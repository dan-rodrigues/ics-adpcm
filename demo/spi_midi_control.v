==> flow/design.v <==
module midi_decoder #(
    parameter [3:0] CHANNELS = 3,
    parameter [6:0] MIDI_NOTE_BASE = 7'h00
) (
    input clk,
    input reset,
    input [23:0] midi_in,
    input input_valid,
    output reg [CHANNELS - 1:0] key_on,
    output reg [CHANNELS - 1:0] key_off,
    output reg [3:0] note,
    output reg [1:0] octave,
    output reg output_valid
);
    reg [23:0] midi_in_r;
    always @(posedge clk) begin
        if (input_valid) begin
            midi_in_r <= midi_in;
        end
    end
    wire [7:0] midi_status = midi_in_r[7:0];
    wire [3:0] midi_status_channel = midi_status[3:0];
    wire [3:0] midi_status_command = midi_status[7:4];
    wire [7:0] midi_offset_note = midi_in[15:8] - MIDI_NOTE_BASE;
    reg octave_adjusting;
    reg [7:0] raw_note;
    always @(posedge clk) begin
        if (reset) begin
            output_valid <= 0;
            octave_adjusting <= 0;
        end else begin
            output_valid <= 0;
            if (octave_adjusting) begin
                if (raw_note >= 12) begin
                    raw_note <= raw_note - 12;
                    octave <= octave + 1;
                end else begin
                    note <= raw_note[3:0];
                    octave_adjusting <= 0;
                    output_valid <= 1;
                end
            end else if (input_valid) begin
                raw_note <= midi_offset_note;
                octave_adjusting <= 1;
                octave <= 0;
            end
        end
    end
    reg [1:0] midi_msg;
    localparam [1:0]
        MSG_NOTE_ON = 0,
        MSG_NOTE_OFF = 1,
        MSG_UNKNOWN = 2;
    always @* begin
        case (midi_status_command)
            4'b1001:
                midi_msg = MSG_NOTE_ON;
            4'b1000:
                midi_msg = MSG_NOTE_OFF;
            default:
                midi_msg = MSG_UNKNOWN;
        endcase
    end
    wire [CHANNELS - 1:0] key_mask = 1 << midi_status_channel;
    always @(posedge clk) begin
        if (reset || input_valid) begin
            key_on <= 0;
            key_off <= 0;
        end else begin
            case (midi_msg)
                MSG_NOTE_ON:
                    key_on <= key_mask;
                MSG_NOTE_OFF:
                    key_off <= key_mask;
            endcase
        end
    end
endmodule
module midi_encoder #(
    parameter [3:0] CHANNELS = 3,
    parameter [6:0] MIDI_NOTE_BASE = 7'h00,
    parameter [6:0] MIDI_VELOCITY = 7'h40
) (
    input clk,
    input reset,
    input note_on,
    input [3:0] note,
    input [1:0] octave,
    input [3:0] channel,
    input input_valid,
    output reg [23:0] midi_out,
    output reg output_valid,
);
    reg note_on_r;
    reg [3:0] note_r;
    reg [1:0] octave_r;
    reg [3:0] channel_r;
    reg output_valid_d;
    always @(posedge clk) begin
        note_on_r <= note_on;
        note_r <= note;
        octave_r <= octave;
        channel_r <= channel;
    end
    always @(posedge clk) begin
        if (reset) begin
            output_valid <= 0;
            output_valid_d <= 0;
        end else begin
            midi_out <= midi_encoded;
            output_valid_d <= input_valid;
            output_valid <= output_valid_d;
        end
    end
    wire [3:0] midi_command = note_on_r ? 4'b1001 : 4'b1000;
    wire [7:0] midi_status = {
        midi_command, channel_r
    };
    wire [7:0] midi_note = octave_r * 12 + note_r + MIDI_NOTE_BASE;
    wire [7:0] midi_velocity = {1'b0, MIDI_VELOCITY};
    wire [23:0] midi_encoded = {
        midi_velocity, midi_note, midi_status
    };
endmodule
module midi_status_input_buffer #(
    parameter [3:0] CHANNELS = 3
) (
    input clk,
    input reset,
    input note_on,
    input [3:0] note_in,
    input [1:0] octave_in,
    input [3:0] channel_in,
    input [CHANNELS - 1:0] note_off,
    output reg note_on_out,
    output reg [3:0] note_out,
    output reg [1:0] octave_out,
    output reg [3:0] channel_out,
    output reg output_valid,
    input output_ack
);
    reg [CHANNELS - 1:0] channels_pending;
    reg [3:0] note_mem [0:CHANNELS - 1];
    reg [1:0] octave_mem [0:CHANNELS - 1];
    reg [CHANNELS - 1:0] note_on_mem;
    reg awaiting_ack;
    always @(posedge clk) begin
        if (reset) begin
            output_valid <= 0;
            channels_pending <= 0;
            awaiting_ack <= 0;
        end else begin
            if (|note_off) begin
                note_on_mem <= note_on_mem & ~note_off;
                channels_pending <= channels_pending | note_off;
            end
            if (note_on) begin
                note_mem[channel_in] <= note_in;
                note_on_mem[channel_in] <= 1;
                octave_mem[channel_in] <= octave_in;
                channels_pending[channel_in] <= 1;
            end
            output_valid <= 0;
            if (awaiting_ack && output_ack) begin
                awaiting_ack <= 0;
            end else if (!awaiting_ack && |channels_pending) begin
                channel_out <= next_queued_channel;
                note_out <= note_mem[next_queued_channel];
                note_on_out <= note_on_mem[next_queued_channel];
                octave_out <= octave_mem[next_queued_channel];
                channels_pending[next_queued_channel] <= 0;
                awaiting_ack <= 1;
                output_valid <= 1;
            end
        end
    end
    reg [3:0] next_queued_channel;
    integer i;
    always @* begin
        next_queued_channel = 0;
        for (i = CHANNELS - 1; i >= 0; i = i - 1) begin
            if (channels_pending[i]) begin
                next_queued_channel = i;
            end
        end
    end
endmodule
`default_nettype none
module spi_midi_control #(
    parameter [3:0] CHANNELS = 3,
    parameter [6:0] MIDI_NOTE_BASE = 7'h3c
) (
    input clk,
    input reset,
    input spi_csn,
    input spi_clk,
    input spi_mosi,
    output spi_miso,
    input spi_write_en,
    output reg read_needed,
    input [3:0] status_note,
    input [1:0] status_octave,
    input [3:0] status_channel,
    input status_note_on,
    input [CHANNELS - 1:0] status_note_off,
    output reg [CHANNELS - 1:0] key_on,
    output reg [CHANNELS - 1:0] key_off,
    output reg [3:0] note,
    output reg [1:0] octave
);
    localparam MAX_RX_LENGTH = 24;
    reg spi_clk_r;
    reg spi_csn_r;
    reg [MAX_RX_LENGTH - 1:0] send_buffer;
    reg [MAX_RX_LENGTH - 1:0] receive_buffer;
    reg midi_input_valid;
    reg [23:0] midi_status_encoded_r;
    reg midi_output_sent;
    assign spi_miso = send_buffer[0];
    wire spi_csn_rose = spi_csn && !spi_csn_r;
    wire spi_csn_fell = !spi_csn && spi_csn_r;
    wire spi_clk_rose = spi_clk && !spi_clk_r;
    always @(posedge clk) begin
        if (reset) begin
            spi_clk_r <= 0;
            spi_csn_r <= 1;
            read_needed <= 0;
            midi_input_valid <= 0;
            midi_output_sent <= 0;
        end else begin
            spi_clk_r <= spi_clk;
            spi_csn_r <= spi_csn;
            midi_input_valid <= 0;
            midi_output_sent <= 0;
            if (midi_status_valid) begin
                read_needed <= 1;
                midi_status_encoded_r <= midi_status_encoded;
            end
            if (spi_csn_fell) begin
                send_buffer <= midi_status_encoded_r;
                if (!spi_write_en) begin
                    read_needed <= 0;
                end
            end else if (!spi_csn && spi_clk_rose) begin
                send_buffer <= send_buffer >> 1;
                receive_buffer <= {spi_mosi, receive_buffer[MAX_RX_LENGTH - 1:1]};
            end
            if (spi_csn_rose) begin
                if (spi_write_en) begin
                    midi_input_valid <= 1;
                end else begin
                    midi_output_sent <= 1;
                end
            end
        end
    end
    always @(posedge clk) begin
        if (reset || !midi_output_valid) begin
            key_on <= 0;
            key_off <= 0;
        end else begin
            key_on <= decoded_key_on;
            key_off <= decoded_key_off;
            note <= decoded_note;
            octave <= decoded_octave;
        end
    end
    wire [CHANNELS - 1:0] decoded_key_on;
    wire [CHANNELS - 1:0] decoded_key_off;
    wire [3:0] decoded_note;
    wire [1:0] decoded_octave;
    wire midi_output_valid;
    midi_decoder #(
        .CHANNELS(CHANNELS),
        .MIDI_NOTE_BASE(MIDI_NOTE_BASE)
    ) midi_decoder (
        .clk(clk),
        .reset(reset),
        .midi_in(receive_buffer),
        .input_valid(midi_input_valid),
        .key_on(decoded_key_on),
        .key_off(decoded_key_off),
        .note(decoded_note),
        .octave(decoded_octave),
        .output_valid(midi_output_valid)
    );
    wire note_on_to_encode;
    wire [3:0] note_to_encode;
    wire [1:0] octave_to_encode;
    wire [3:0] channel_to_encode;
    wire status_buffer_output_valid;
    midi_status_input_buffer #(
        .CHANNELS(CHANNELS)
    ) midi_status_input_buffer (
        .clk(clk),
        .reset(reset),
        .note_on(status_note_on),
        .note_in(status_note),
        .octave_in(status_octave),
        .channel_in(status_channel),
        .note_off(status_note_off),
        .note_on_out(note_on_to_encode),
        .note_out(note_to_encode),
        .octave_out(octave_to_encode),
        .channel_out(channel_to_encode),
        .output_valid(status_buffer_output_valid),
        .output_ack(midi_output_sent)
    );
    wire [23:0] midi_status_encoded;
    wire midi_status_valid;
    midi_encoder #(
        .CHANNELS(CHANNELS),
        .MIDI_NOTE_BASE(MIDI_NOTE_BASE)
    ) midi_encoder (
        .clk(clk),
        .reset(reset),
        .note_on(note_on_to_encode),
        .note(note_to_encode),
        .octave(octave_to_encode),
        .channel(channel_to_encode),
        .input_valid(status_buffer_output_valid),
        .midi_out(midi_status_encoded),
        .output_valid(midi_status_valid)
    );
endmodule
== Step by step through the tools: spi_midi_control ==
Tool output for the design above, in the order of the flow.
Lines are those of the file above, counted from 1.
Operators: Yosys type, input widths -> output width; for muxes data width and select width s.
Cell names lack the library's common part.
Not given: --

* Design top: spi_midi_control
* Clock: clk
* Library: sky130hd
* Library corner: tt_025C_1v80

== Word-level counts ==
Source: Yosys, flattened and elaborated, memories not mapped. Widths are those after wreduce. Print and check cells do not count. Equal cells are merged and count once.
Memory sizes are those after Yosys's memory passes, which may raise the word count (mostly to a power of two), join words into wider ones and drop unused or constant bits.

* Add/subtract/negate cells: 7
* Multiply operators: 1
* Divide/modulo/power cells: 0
* $lt $le $gt $ge: 1
* Equality and inequality tests: 4
* Shift-type cells: 5
* Mux-type cells: 40
* Bitwise gates (word level): 17
* Reductions and logical operators: 27

{| class="wikitable"
|+ Operators by type and width
! operator !! count
|-
| $mux 3 || 9
|-
| $mux 8 || 3
|-
| $mux 23 || 1
|-
| $mux 2 || 10
|-
| $mux 16 || 1
|-
| $shift 1x5->3 const A || 3
|-
| $mux 1 || 13
|-
| $and 3x3->3 || 4
|-
| $or 3x3->3 || 4
|-
| $reduce_and 3->1 || 4
|-
| $not 3->3 || 3
|-
| $mul 2x2->4 const B || 1
|-
| $eq 4x4->1 const B || 2
|-
| $add 8x4->8 || 1
|-
| $sub 8x4->8 const B || 1
|-
| $ge 8x4->1 const B || 1
|-
| $add 8x6->8 const B || 1
|-
| $sub 8x6->8 const B || 1
|-
| $mux 4 || 2
|-
| $logic_and 1x1->1 || 6
|-
| $not 1->1 || 6
|-
| $reduce_or 2->1 || 3
|-
| $reduce_or 3->1 || 2
|-
| $logic_not 1->1 || 5
|-
| $neg 2->5 || 1
|-
| $neg 4->5 || 1
|-
| $shl 2x4->3 const A || 1
|-
| $reduce_and 2->1 || 2
|}

Not listed: further kinds 8, cells in them 10.

* Register bits after elaboration: 152
* Bits in latches: 0
* Bits in writable memories: 18
* Memory bits (read-only): 0
* Clocked read ports x word width: 6
* Memories: 2
* Bits of input ports: 20
* Output and inout bits: 14

{| class="wikitable"
|+ Memories
! name !! depth !! width !! rd ports !! write ports !! RTL line !! RTL
|-
| midi_status_input_buffer.note_mem || 3 || 4 || 1 || 1 || 143 || <nowiki>reg [3:0] note_mem [0:CHANNELS - 1];</nowiki>
|-
| midi_status_input_buffer.octave_mem || 3 || 2 || 1 || 1 || 144 || <nowiki>reg [1:0] octave_mem [0:CHANNELS - 1];</nowiki>
|}

== Logic depth ==
Yosys ltp: most cells in a row. Word level: on the elaborated netlist, between registers, memories and ports. Mapped: between sequential cells and ports; inverters and the memories' decode and read muxes count.

* Word-level depth: 11
* ABC_AREA: 1
* Mapped depth: 9
* Mapped depth without buffers: 9

== Synthesis result ==
Yosys stat after the flow's synthesis: flattened, memories mapped to cells. It holds for the ABC_AREA given above (unset counts as 0); a run with the other value may have another netlist.
Totals and module areas in this step are rounded.

{| class="wikitable"
|+ Cells by type
! cell !! count
|-
| edfxtp_1 || 127
|-
| dfxtp_1 || 35
|-
| nand2_1 || 79
|-
| inv_1 || 66
|-
| nor2_1 || 56
|-
| ha_1 || 11
|-
| o21ai_0 || 14
|-
| a21oi_1 || 13
|-
| nand3_1 || 12
|-
| fa_1 || 2
|-
| a31oi_1 || 6
|-
| xnor2_1 || 4
|-
| nand4_1 || 5
|-
| buf_2 || 5
|-
| nor2_4 || 2
|-
| nor3b_1 || 3
|-
| nor3_2 || 2
|-
| o211ai_1 || 2
|}

Not listed: further types 14, cells in them 18.

* Cells in the netlist: 462
* Cell area after synthesis: 5970 um2
* Sequential part of the area: 4510 um2
* Mapped flip-flops: 162
* Buffer cells: 8

== Timing after synthesis ==
Path of least setup slack by OpenSTA after synthesis, without wires, with an ideal clock, recovery checks aside; 20% of the period is set as input and as output delay. Where synthesis merged equal registers, the netlist keeps one of their names.

* Kind: in2reg
* Start: input reset
* End: register receive_buffer[0]
* Period: 4.22 ns
* Input delay: 0.844 ns
* Setup time: 0.435 ns
* Data arrival time: 2.762 ns
* Data required time: 3.785 ns
* Slack: 1.023 ns
* Path delay: 2.353 ns
* Driving pins on the path: 2
* Buffers on the path: 1
* Synthesis period reached: 3.197 ns

"path delay" = arrival - input delay + setup time.
"driving pins on the path" counts driving pins, that of a launching flip-flop among them; a cell with two outputs on the path counts twice.
"synthesis period reached" is the clock period less the worst setup slack; recovery checks do not enter. This is arithmetic on one report: input and output delays are still those of the set period (20% each).
Between the ends stands the longest chain of elaborated cells between them, by number of cells; it is not shown to be the way that was timed. Of several equally long chains one is given.
Each line given opens the expression or statement behind the cell; cells for indexed reads and writes are added by Yosys, which also makes memories of some case tables.

* Cells stage by stage: buf_1 > nor3_1
* Length of the longest elaborated chain: 2
* Elaborated cells on any way between the ends: 2
* RTL lines with such cells: 0

{| class="wikitable"
|+ Ends and longest elaborated chain, after synthesis
! item !! RTL line !! RTL
|-
| start, declared || 194 || <nowiki>input reset,</nowiki>
|-
| $not 1->1 || -- ||
|-
| $reduce_and 3->1 || -- ||
|-
| end, assigned || 246 || <nowiki>receive_buffer <= {spi_mosi, receive_buffer[MAX_RX_LENGTH - 1:1]};</nowiki>
|-
| end, declared || 215 || <nowiki>reg [MAX_RX_LENGTH - 1:0] receive_buffer;</nowiki>
|}

== Path in the finished layout ==
From the final timing report of run A: the path of least setup slack in the routed layout; clock arrival at registers is part of the times.

* Kind: in2reg
* Start: input spi_csn
* End: register send_buffer[14]
* Period: 5.19 ns
* Input delay: 1.04 ns
* Setup time: 0.37 ns
* Data arrival time: 2.99 ns
* Data required time: 5.23 ns
* Slack: 2.25 ns
* Driving pins on the path: 4
* Buffers on the path: 1

Between the ends stands the longest chain of elaborated cells between them, by number of cells; it is not shown to be the way that was timed. Of several equally long chains one is given.
Only ways into the end's enable, where the timed path ends, are counted here.

* Cells stage by stage: clkdlybuf4s50_1 > nor2_4 > inv_1 > a21oi_4
* Length of the longest elaborated chain: 4
* Elaborated cells on any way between the ends: 5

{| class="wikitable"
|+ Ends and longest elaborated chain, post-layout
! item !! RTL line !! RTL
|-
| start, declared || 195 || <nowiki>input spi_csn,</nowiki>
|-
| $logic_not 1->1 || 221 || <nowiki>wire spi_csn_fell = !spi_csn && spi_csn_r;</nowiki>
|-
| $logic_and 1x1->1 || 221 ||
|-
| $reduce_bool 2->1 || -- ||
|-
| $reduce_and 2->1 || -- ||
|-
| end, assigned || 240 || <nowiki>send_buffer <= midi_status_encoded_r;</nowiki>
|-
| end, assigned || 245 || <nowiki>send_buffer <= send_buffer >> 1;</nowiki>
|}

Wiki page: spi_midi_control / flow data

Design spi_midi_control on sky130hd. What follows are 2 stored runs of the flow, each under its own settings; their order means nothing. The constraints put input and output delay at 20% of the set period each and load the outputs with 0.01 pF.
"reached clock period": clock period set for the run, less the worst setup slack. It is reckoned from that one timing run; input and output delays stay at 20% of the period that was set.
"time of the worst setup path" = time allowed to the worst setup path (clock period - input delay - output delay, where it has them) - its slack; a late launch clock adds to it, a late capture clock takes from it.
By "total design power" is meant OpenSTA's value without simulated activity: inputs other than the clock are taken to toggle once in ten clock periods, and the tool carries that through the logic.
Values from the reports are rounded here.

=== Run A ===
{| class="wikitable"
! Setting !! Value
|-
| period_ns || 5.19
|-
| CORE_UTILIZATION || 16
|-
| SETUP_SLACK_MARGIN || 0.8
|-
| CORE_ASPECT_RATIO || 0.76
|-
| ABC_AREA || 1
|-
| GPL_ROUTABILITY_DRIVEN || 0
|-
| CTS_CLUSTER_SIZE || 49
|-
| CTS_CLUSTER_DIAMETER || 355
|-
| MIN_ROUTING_LAYER || met2
|-
| MAX_ROUTING_LAYER || met5
|-
| CAP_MARGIN || 20
|-
| CORE_MARGIN || 2
|-
| SLEW_MARGIN || 20
|-
! Result !! Value
|-
| Time of the worst setup path || 1.91 ns
|-
| Class of the worst setup path || in2reg
|-
| Total design power || 2760 uW
|-
| Netlist area reported by Yosys || 5970 um2
|-
| Final setup TNS || 0.000 ns
|-
| Smallest hold slack || 0.351 ns
|-
| Die area || 38900 um2
|-
| Worst slack on setup checks || 2.25 ns
|-
| Reached clock period || 2.944 ns
|-
| Std-cell area (final layout) || 7470 um2
|-
| Utilization || 0.204
|}

=== Run B ===
{| class="wikitable"
! Setting !! Value
|-
| period_ns || 4.22
|-
| CORE_UTILIZATION || 58
|-
| CAP_MARGIN || 20
|-
| CORE_MARGIN || 2
|-
| SLEW_MARGIN || 20
|-
! Result !! Value
|-
| Time of the worst setup path || 1.40 ns
|-
| Class of the worst setup path || reg2out
|-
| Total design power || 3520 uW
|-
| Netlist area reported by Yosys || 5890 um2
|-
| Final setup TNS || 0.000 ns
|-
| Smallest hold slack || 0.340 ns
|-
| Die area || 11000 um2
|-
| Worst slack on setup checks || 1.97 ns
|-
| Reached clock period || 2.245 ns
|-
| Std-cell area (final layout) || 7010 um2
|-
| Utilization || 0.714
|}
