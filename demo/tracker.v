==> flow/design.v <==
`default_nettype none
module tracker(
    input clk,
    input reset,
    input stop,
    input [7:0] tempo,
    output reg [3:0] note_1,
    output reg [3:0] note_2,
    output reg [1:0] octave_1,
    output reg [1:0] octave_2,
    output reg playing,
    output reg finished,
    output reg [1:0] key_on,
    output reg [1:0] key_off,
    output reg tempo_tick
);
    reg [23:0] current_cmd;
    wire [4:0] cmd_duration = current_cmd[16:12];
    wire [1:0] cmd_octave_2 = current_cmd[11:10];
    wire [3:0] cmd_note_2 = current_cmd[9:6];
    wire [1:0] cmd_octave_1 = current_cmd[5:4];
    wire [3:0] cmd_note_1 = current_cmd[3:0];
    reg [5:0] track_index;
    reg new_cmd;
    always @(posedge clk) begin
        new_cmd <= 0;
        finished <= 0;
        if (reset) begin
            current_cmd <= 0;
            track_index <= 0;
            finished <= 0;
            playing <= 0;
        end else if (advance_index) begin
            current_cmd <= track[track_index];
            track_index <= track_index + 1;
            new_cmd <= 1;
            playing <= 1;
        end else if (track_end_reached || stopped) begin
            finished <= 1;
            playing <= 0;
        end
    end
    reg advance_index;
    reg track_end_reached;
    reg stopped;
    reg [4:0] duration_counter;
    always @(posedge clk) begin
        advance_index <= 0;
        key_on <= 0;
        key_off <= 0;
        if (reset) begin
            advance_index <= 1;
            duration_counter <= 0;
            track_end_reached <= 0;
            stopped <= 0;
        end else if (stop) begin
            key_off <= 2'b11;
            stopped <= 1;
        end else if (current_cmd[23]) begin
            track_end_reached <= 1;
        end else if (new_cmd) begin
            duration_counter <= cmd_duration;
            note_1 <= cmd_note_1;
            note_2 <= cmd_note_2;
            octave_1 <= cmd_octave_1;
            octave_2 <= cmd_octave_2;
            key_on <= {cmd_note_2 != 4'd15, cmd_note_1 != 4'd15};
        end else if (!finished && !advance_index && tempo_tick) begin
            if (duration_counter > 0) begin
                duration_counter <= duration_counter - 1;
            end else begin
                key_off <= 2'b11;
                advance_index <= 1;
            end
        end
    end
    reg [7:0] tempo_counter;
    always @(posedge clk) begin
        tempo_tick <= 0;
        if (reset) begin
            tempo_tick <= 0;
        end else if (prescaler_tick) begin
            tempo_counter <= tempo_counter + 1;
        end else if (tempo_counter > (255 - tempo)) begin
            tempo_counter <= 0;
            tempo_tick <= 1;
        end
    end
    reg [21:0] prescaler;
    wire prescaler_tick = prescaler[12];
    always @(posedge clk) begin
        if (reset) begin
            prescaler <= 0;
        end else begin
            prescaler <= (prescaler_tick ? 0 : prescaler + 1);
        end
    end
    localparam [23:0] TRACK_END = {24{1'b1}};
    reg [23:0] track [0:63];
    initial begin
        track[0] = cmd_transpose(8, 1, 4'd7, -3);
        track[1] = cmd_transpose(8, 1, 4'd6, -3);
        track[2] = cmd_transpose(8, 1, 4'd5, -3);
        track[3] = cmd_transpose(8, 1, 4'd2, -3);
        track[4] = cmd_rest(8);
        track[5] = cmd_transpose(8, 1, 4'd4, -4);
        track[6] = cmd_rest(8);
        track[7] = cmd_transpose(8, 0, 4'd7, -3);
        track[8] = cmd_transpose(8, 0, 4'd9, -3);
        track[9] = cmd_transpose(8, 1, 4'd0, -3);
        track[10] = cmd_rest(8);
        track[11] = cmd_transpose(8, 0, 4'd9, -3);
        track[12] = cmd_transpose(8, 1, 4'd0, -3);
        track[13] = cmd_transpose(8, 1, 4'd2, -3);
        track[14] = cmd_rest(16);
        track[15] = cmd_transpose(8, 1, 4'd7, -3);
        track[16] = cmd_transpose(8, 1, 4'd6, -3);
        track[17] = cmd_transpose(8, 1, 4'd5, -3);
        track[18] = cmd_transpose(8, 1, 4'd2, -3);
        track[19] = cmd_rest(8);
        track[20] = cmd_transpose(8, 1, 4'd4, -4);
        track[21] = cmd_rest(8);
        track[22] = cmd_transpose(8, 2, 4'd0, -5);
        track[23] = cmd_rest(8);
        track[24] = cmd_transpose(8, 2, 4'd0, -5);
        track[25] = cmd_transpose(8, 2, 4'd0, -5);
        track[26] = cmd_rest(8);
        track[27] = cmd_rest(16);
        track[28] = cmd_rest(16);
        track[29] = cmd_transpose(8, 1, 4'd7, -3);
        track[30] = cmd_transpose(8, 1, 4'd6, -3);
        track[31] = cmd_transpose(8, 1, 4'd5, -3);
        track[32] = cmd_transpose(8, 1, 4'd2, -3);
        track[33] = cmd_rest(8);
        track[34] = cmd_transpose(8, 1, 4'd4, -4);
        track[35] = cmd_rest(8);
        track[36] = cmd_transpose(8, 0, 4'd7, -3);
        track[37] = cmd_transpose(8, 0, 4'd9, -3);
        track[38] = cmd_transpose(8, 1, 4'd0, -3);
        track[39] = cmd_rest(8);
        track[40] = cmd_transpose(8, 0, 4'd9, -3);
        track[41] = cmd_transpose(8, 1, 4'd0, -3);
        track[42] = cmd_transpose(8, 1, 4'd2, -3);
        track[43] = cmd_rest(16);
        track[44] = cmd_transpose(8, 1, 4'd3, -5);
        track[45] = cmd_rest(16);
        track[46] = cmd_transpose(8, 1, 4'd2, -5);
        track[47] = cmd_rest(16);
        track[48] = cmd_transpose(8, 1, 4'd0, -5);
        track[49] = cmd_rest(16);
        track[50] = cmd_rest(16);
        track[51] = cmd_rest(16);
        track[52] = cmd_rest(16);
        track[53] = cmd_rest(16);
        track[54] = TRACK_END;
    end
    function [23:0] cmd_rest;
        input [4:0] duration;
        cmd_rest = cmd(duration, 0, 4'd15, 0, 4'd15);
    endfunction
    function [23:0] cmd_transpose;
        input [4:0] duration;
        input [1:0] octave;
        input [3:0] note;
        input signed [3:0] shift;
        if (shift < 0 && ($signed({1'b0, note}) + shift) < 0) begin
            cmd_transpose = cmd(duration, octave, note, octave - 1, note + shift - 4);
        end else if (shift >= 0 && ($signed({1'b0, note}) + shift >= 12)) begin
            cmd_transpose = cmd(duration, octave, note, octave + 1, note + shift + 4);
        end else begin
            cmd_transpose = cmd(duration, octave, note, octave, note + shift);
        end
    endfunction
    function [23:0] cmd;
        input [4:0] duration;
        input [1:0] octave_2;
        input [3:0] note_2;
        input [1:0] octave_1;
        input [3:0] note_1;
        cmd = {duration, octave_2, note_2, octave_1, note_1};
    endfunction
endmodule
# Reports on tracker
# What the tools print for tracker, step after step.
# Line numbers count from 1 in the design file above.
# Operators: Yosys type, input widths -> output width; for muxes data width and select width s.
# The mark -- stands for no value.
# design
top_module,tracker
clock_port,clk
cell_library,sky130hd
pvt_corner,tt_025C_1v80

# Word-level counts
# Counts by Yosys on the flattened word-level netlist (proc, flatten, opt, wreduce; memories kept). Register bits leave out memories and registers merged into their read ports (data or address). Print and check cells are left out. Cells with the same type and inputs are merged into one.
# Memory sizes are those after Yosys's memory passes, which may raise the word count (mostly to a power of two), join words into wider ones and drop unused or constant bits.
# word_totals
register_bits,64
romBits,1536
clocked_rd_ports_x_width,24
n_memories,1
in_bits,11
output_inout_bits,19
wordCells,67
# op_classes
add_sub_neg,5
compare,2
equal,2
mux,20
bitwise,4
reduce_logical,16
# memory_table
name,words,word_bits,read_ports,wr,line,source
track,64,24,1,0,99,reg [23:0] track [0:63];
# op_table
operator,n
$gt 8x32->1,1
$add 22x1->22 const B,1
$mux 8,2
$mux 5,3
$mux 1,10
$mux 2,5
$sub 8x8->9 const A,1
$reduce_bool 2->1,4
$ne 4x4->1 const B,2
$reduce_and 4->1,2
$add 8x1->8 const B,1
$add 6x1->6 const B,1
$sub 5x1->5 const B,1
$gt 5x1->1 const B,1
$not 1->1,4
$reduce_and 2->1,2
$reduce_or 2->1,2
$reduce_or 4->1,1
$logic_and 1x1->1,2
$logic_not 1->1,2
$logic_or 1x1->1,1

# Longest topological paths
# Longest topological path by Yosys (ltp), each cell counted once; first at word level (registers and memories cut), then after technology mapping (sequential cells cut; the memories' decode and read muxes count).
# depth
word_depth,7
ABC_AREA,0
depth_mapped,9
depth_no_buf,7

# Synthesis result
# Yosys stat after the flow's synthesis: flattened, memories mapped to cells. It holds for the ABC_AREA given above (unset counts as 0); a run with the other value may have another netlist.
# The area totals of this step are shown rounded.
# synth_totals
mapped_cells,428
area_um2,3820
sequential_area_um2,1560
ffs,68
buf_cells,29
# types
cell,n,area_total_um2
sky130_fd_sc_hd__dfxtp_1,48,960.922
sky130_fd_sc_hd__edfxtp_1,20,600.576
sky130_fd_sc_hd__ha_1,24,300.288
sky130_fd_sc_hd__nor2_1,43,161.405
sky130_fd_sc_hd__nand2_1,36,135.13
sky130_fd_sc_hd__o21ai_0,27,135.13
sky130_fd_sc_hd__a21oi_1,25,125.12
sky130_fd_sc_hd__xnor2_1,11,96.342
sky130_fd_sc_hd__nand3_1,19,95.091
sky130_fd_sc_hd__xor2_1,9,78.826
sky130_fd_sc_hd__a211oi_1,9,67.565
sky130_fd_sc_hd__buf_2,13,65.062
sky130_fd_sc_hd__inv_1,14,52.55
sky130_fd_sc_hd__and2_1,8,50.048
sky130_fd_sc_hd__nand2b_1,8,50.048
sky130_fd_sc_hd__mux2_2,4,45.043
sky130_fd_sc_hd__nor3_1,9,45.043
sky130_fd_sc_hd__nor2b_1,7,43.792
# Other cell types: 45; their cells: 94.

# Path before layout
# OpenSTA on the mapped netlist: ideal clock, no wires. The path of least setup slack (recovery checks aside). Input and output delay are each 20% of the period. Register names are those of the netlist, which keeps one name where synthesis merged equal registers.
# synth_timing
path_kind,input port to flip-flop
from,input port tempo[1]
to,register tempo_counter[0]
period_ns,2.28
input_delay_ns,0.456
setup_ns,0.319
t_first_pin_ns,0.456
t_arrival_ns,1.751
t_required_ns,1.961
path_slack_ns,0.209
path_delay_ns,1.614
driving_pins,6
path_buffers,0
synth_period_reached_ns,2.071
# "path_delay_ns" = arrival - input delay + setup time.
# "driving_pins" counts driving pins, that of a launching flip-flop among them; a cell with two outputs on the path counts twice.
# "synth_period_reached_ns" is the clock period less the worst setup slack; recovery checks do not enter. This is arithmetic on one report: input and output delays are still those of the set period (20% each).
# The rows between start and end are the longest chain of elaborated cells between them; the timing report does not say that the signal goes this way. Where chains are equally long, one stands for them.
# Each line given opens the expression or statement behind the cell; cells for indexed reads and writes are added by Yosys, which also makes memories of some case tables.
# The path ends at the enable pin of a flip-flop; only ways to that pin are counted.
# synth_via
path_cell_list,sky130_fd_sc_hd__ha_1 -> sky130_fd_sc_hd__nor2b_1 -> sky130_fd_sc_hd__o211ai_1 -> sky130_fd_sc_hd__a21oi_1 -> sky130_fd_sc_hd__a2111oi_0 -> sky130_fd_sc_hd__o2bb2ai_1
elab_chain_cells,4
cells_between,4
lines_between,1
classes_between,1 x add/sub; 1 x compare; 2 x reduce/logical
# synth_lines
element,line,source
start: declaration,6,"input [7:0] tempo,"
$sub 8x8->9,84,end else if (tempo_counter > (255 - tempo)) begin
$gt 8x32->1,84,
$reduce_bool 2->1,--,
$reduce_and 2->1,--,
end: assignment,83,tempo_counter <= tempo_counter + 1;
end: assignment,85,tempo_counter <= 0;
end: declaration,77,reg [7:0] tempo_counter;

# Timing after layout
# Path of least setup slack in the final report of job 2 (OpenROAD, finished layout, wires in). Where an end is a register, its clock arrival counts in the times.
# layout_timing
path_kind,flip-flop to flip-flop
from,register track_index[1]
to,register current_cmd[2]
period_ns,2.28
setup_ns,0.10
t_first_pin_ns,0.33
t_arrival_ns,2.03
t_required_ns,2.51
path_slack_ns,0.49
driving_pins,9
path_buffers,3
# layout_via
path_cell_list,sky130_fd_sc_hd__dfxtp_1 -> sky130_fd_sc_hd__buf_4 -> sky130_fd_sc_hd__ha_2 -> sky130_fd_sc_hd__buf_4 -> sky130_fd_sc_hd__buf_4 -> sky130_fd_sc_hd__ha_1 -> sky130_fd_sc_hd__a211oi_2 -> sky130_fd_sc_hd__o211ai_1 -> sky130_fd_sc_hd__a31o_2
# layout_lines
element,line,source
start: declaration,23,reg [5:0] track_index;
start: assignment,30,track_index <= 0;
start: assignment,35,track_index <= track_index + 1;
end: declaration,17,reg [23:0] current_cmd;
# No chain of elaborated cells between the ends is given.

# Module tracker, platform sky130hd: 2 stored runs of the flow (Yosys, OpenROAD) with differing settings, in no particular order. Input and output delays are each 20% of the period that was set; the output load is 0.01 pF.
# "period_less_ws_ns": clock period set for the run, less the worst setup slack. It is reckoned from that one timing run; input and output delays stay at 20% of the period that was set.
# "total_power_w": no workload was simulated; the value follows from the tool's default switching activity.
# Measured values are rounded.
# Among the settings, -- means not set for that run.
# Among the results, -- means that no value is shown for the run.
run name,period_ns,CORE_UTILIZATION,SETUP_SLACK_MARGIN,PLACE_DENSITY_LB_ADDON,CORE_MARGIN,CELL_PAD_IN_SITES_GLOBAL_PLACEMENT,TNS_END_PERCENT,ABC_AREA,CTS_CLUSTER_DIAMETER,CAP_MARGIN,MIN_ROUTING_LAYER,SLEW_MARGIN,yosys.chip_area_um2,design.die.area_um2,final_stdcell_area_um2,worstSetupSlack_ns,fin_tns_ns,final_hold_ws_ns,total_power_w,period_less_ws_ns
job 1,3.36,65,0.64,0.04,4,2,75,1,118,25,met2,20,--,--,--,--,--,--,--,--
job 2,2.28,40,0.42,--,2,--,--,--,--,20,--,20,3820,10400,4850,0.489,0.000,0.434,0.00294,1.791
# Job 1: not finished: placement ended with error FLW-0024
